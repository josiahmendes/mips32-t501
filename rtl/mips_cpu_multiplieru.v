==> flow/design.v <==
module mips_cpu_multiplieru(
    input logic [31:0] a, 
    input logic [31:0] b, 
    input logic  clk,
    output logic [63:0] out
);
    always_ff @(negedge clk) begin
        out <= $unsigned(a)*$unsigned(b);
    end
endmodule
# [Step by step through the tools: mips_cpu_multiplieru]
# Tool output for the design above, in the order of the flow.
# Lines are those of the file above, counted from 1.
# Library cell names are shortened.
# A cell with n/a has no value.
[inputs] design="mips_cpu_multiplieru" clock_port="clk" lib="sky130hd" lib_corner="tt_025C_1v80"

# [Word-level counts]
# Counts by Yosys on the flattened word-level netlist (proc, flatten, opt, wreduce; memories kept). Register bits leave out memories and registers merged into their read ports (data or address); mux counts leave out enables and synchronous resets folded into registers. Print and check cells are left out. Cells with the same type and inputs are merged into one.
[op_classes] n_mul=1
[op_table] operator="multiplier 32 x 32 -> 64 bit" n=1
[bits] reg_bits=64 output_inout_bits=64

# [Depth]
# Longest topological path by Yosys (ltp), each cell counted once; first at word level (registers and memories cut), then after technology mapping (sequential cells cut; the memories' decode and read muxes count).
[logic_depth] word_depth=1 ABC_AREA=0 depth_mapped=29 ltp_nobuf=27

# [Mapped cells and area]
# Source: synth_stat.txt of the flow (Yosys; design flattened, memories mapped). It holds for the ABC_AREA given above (unset counts as 0); a run with the other value may have another netlist.
# Totals and module areas in this step are rounded.
[types] cell_type="fa_1" n=896 area_total_um2=1.79E+04
[types] cell_type="and2_1" n=601 area_total_um2=3.76E+03
[types] cell_type="ha_1" n=263 area_total_um2=3.29E+03
[types] cell_type="inv_1" n=865 area_total_um2=3.25E+03
[types] cell_type="nand2_1" n=475 area_total_um2=1782.96
[types] cell_type="dfxtp_1" n=64 area_total_um2=1.28E+03
[types] cell_type="clkbuf_1" n=217 area_total_um2=814.531
[types] cell_type="a21oi_1" n=68 area_total_um2=340.326
[types] cell_type="xnor2_1" n=34 area_total_um2=297.786
[types] cell_type="a21o_1" n=37 area_total_um2=277.766
[types] cell_type="xor2_1" n=26 area_total_um2=227.718
[types] cell_type="nand4_1" n=24 area_total_um2=150.144
[types] cell_type="o21ai_0" n=30 area_total_um2=150.144
[types] cell_type="and3_1" n=15 area_total_um2=93.84
[types] cell_type="o21a_1" n=10 area_total_um2=75.072
[types] cell_type="nor2_1" n=19 area_total_um2=71.318
[types] cell_type="o21bai_1" n=9 area_total_um2=67.565
[types] cell_type="a31oi_1" n=9 area_total_um2=56.304
# Not listed: further types 38, cells in them 87.
[mapped] ffs=64 mapped_cells=3749 mapped_area_mm2=0.0346 buf_cells=222

Data sheet: physical implementation of mips_cpu_multiplieru

mips_cpu_multiplieru through Yosys and OpenROAD on sky130hd: 2 stored runs, unordered, with their settings and measured results. The constraints put input and output delay at 20% of the set period each and load the outputs with 0.01 pF.
The results are shown rounded.

[flow] flow run A: files
==> flow/run.sh <==
#!/bin/bash
# the make line also repeats the synthesis and layout settings of config.mk as NAME=value (left out here)
make -C /OpenROAD-flow-scripts/flow DESIGN_CONFIG=/design/flow/config.mk WORK_HOME=/design/flow/orfs CLKGATE_MAP_FILE= finish
==> flow/config.mk <==
export PLATFORM = sky130hd
export DESIGN_NAME = mips_cpu_multiplieru
export DESIGN_NICKNAME = mips_cpu_multiplieru
export VERILOG_FILES = /design/flow/design.v
export SDC_FILE = /design/flow/constraint.sdc
export NUM_CORES = 4
export LEC_CHECK = 0
export CAP_MARGIN = 20
export CORE_MARGIN = 2
export CORE_UTILIZATION = 40
export SLEW_MARGIN = 20
==> flow/constraint.sdc <==
create_clock -name core_clock -period 22.8 [get_ports {clk}]
set_input_delay 4.5600 -clock core_clock [delete_from_list [all_inputs] [get_ports {clk}]]
set_output_delay 4.5600 -clock core_clock [all_outputs]
set_load 0.01 [all_outputs]

[flow] flow run A: metrics
[metrics] post_route_stdcell_area_mm2 = 0.0426
[metrics] final_setup_tns_ps = 0
[metrics] fin_hold_ws_ps = 16700
[metrics] die_mm2 = 0.0888
[metrics] ys_area_mm2 = 0.0346
[metrics] finish.utilization_pct = 49.9
[metrics] worstSetupSlack_ps = 56

[flow] flow run B: files
==> flow/run.sh <==
#!/bin/bash
# the make line also repeats the synthesis and layout settings of config.mk as NAME=value (left out here)
make -C /OpenROAD-flow-scripts/flow DESIGN_CONFIG=/design/flow/config.mk WORK_HOME=/design/flow/orfs CLKGATE_MAP_FILE= finish
==> flow/config.mk <==
export PLATFORM = sky130hd
export DESIGN_NAME = mips_cpu_multiplieru
export DESIGN_NICKNAME = mips_cpu_multiplieru
export VERILOG_FILES = /design/flow/design.v
export SDC_FILE = /design/flow/constraint.sdc
export NUM_CORES = 4
export LEC_CHECK = 0
export CAP_MARGIN = 20
export CELL_PAD_IN_SITES_GLOBAL_PLACEMENT = 3
export CORE_ASPECT_RATIO = 1.87
export CORE_MARGIN = 2
export CORE_UTILIZATION = 22
export PLACE_DENSITY = 0.53
export SLEW_MARGIN = 20
==> flow/constraint.sdc <==
create_clock -name core_clock -period 32.4 [get_ports {clk}]
set_input_delay 6.4800 -clock core_clock [delete_from_list [all_inputs] [get_ports {clk}]]
set_output_delay 6.4800 -clock core_clock [all_outputs]
set_load 0.01 [all_outputs]

[flow] flow run B: metrics
[metrics] post_route_stdcell_area_mm2 = 0.0391
[metrics] final_setup_tns_ps = 0
[metrics] fin_hold_ws_ps = 23200
[metrics] die_mm2 = 0.161
[metrics] ys_area_mm2 = 0.0346
[metrics] finish.utilization_pct = 24.9
[metrics] worstSetupSlack_ps = 1160
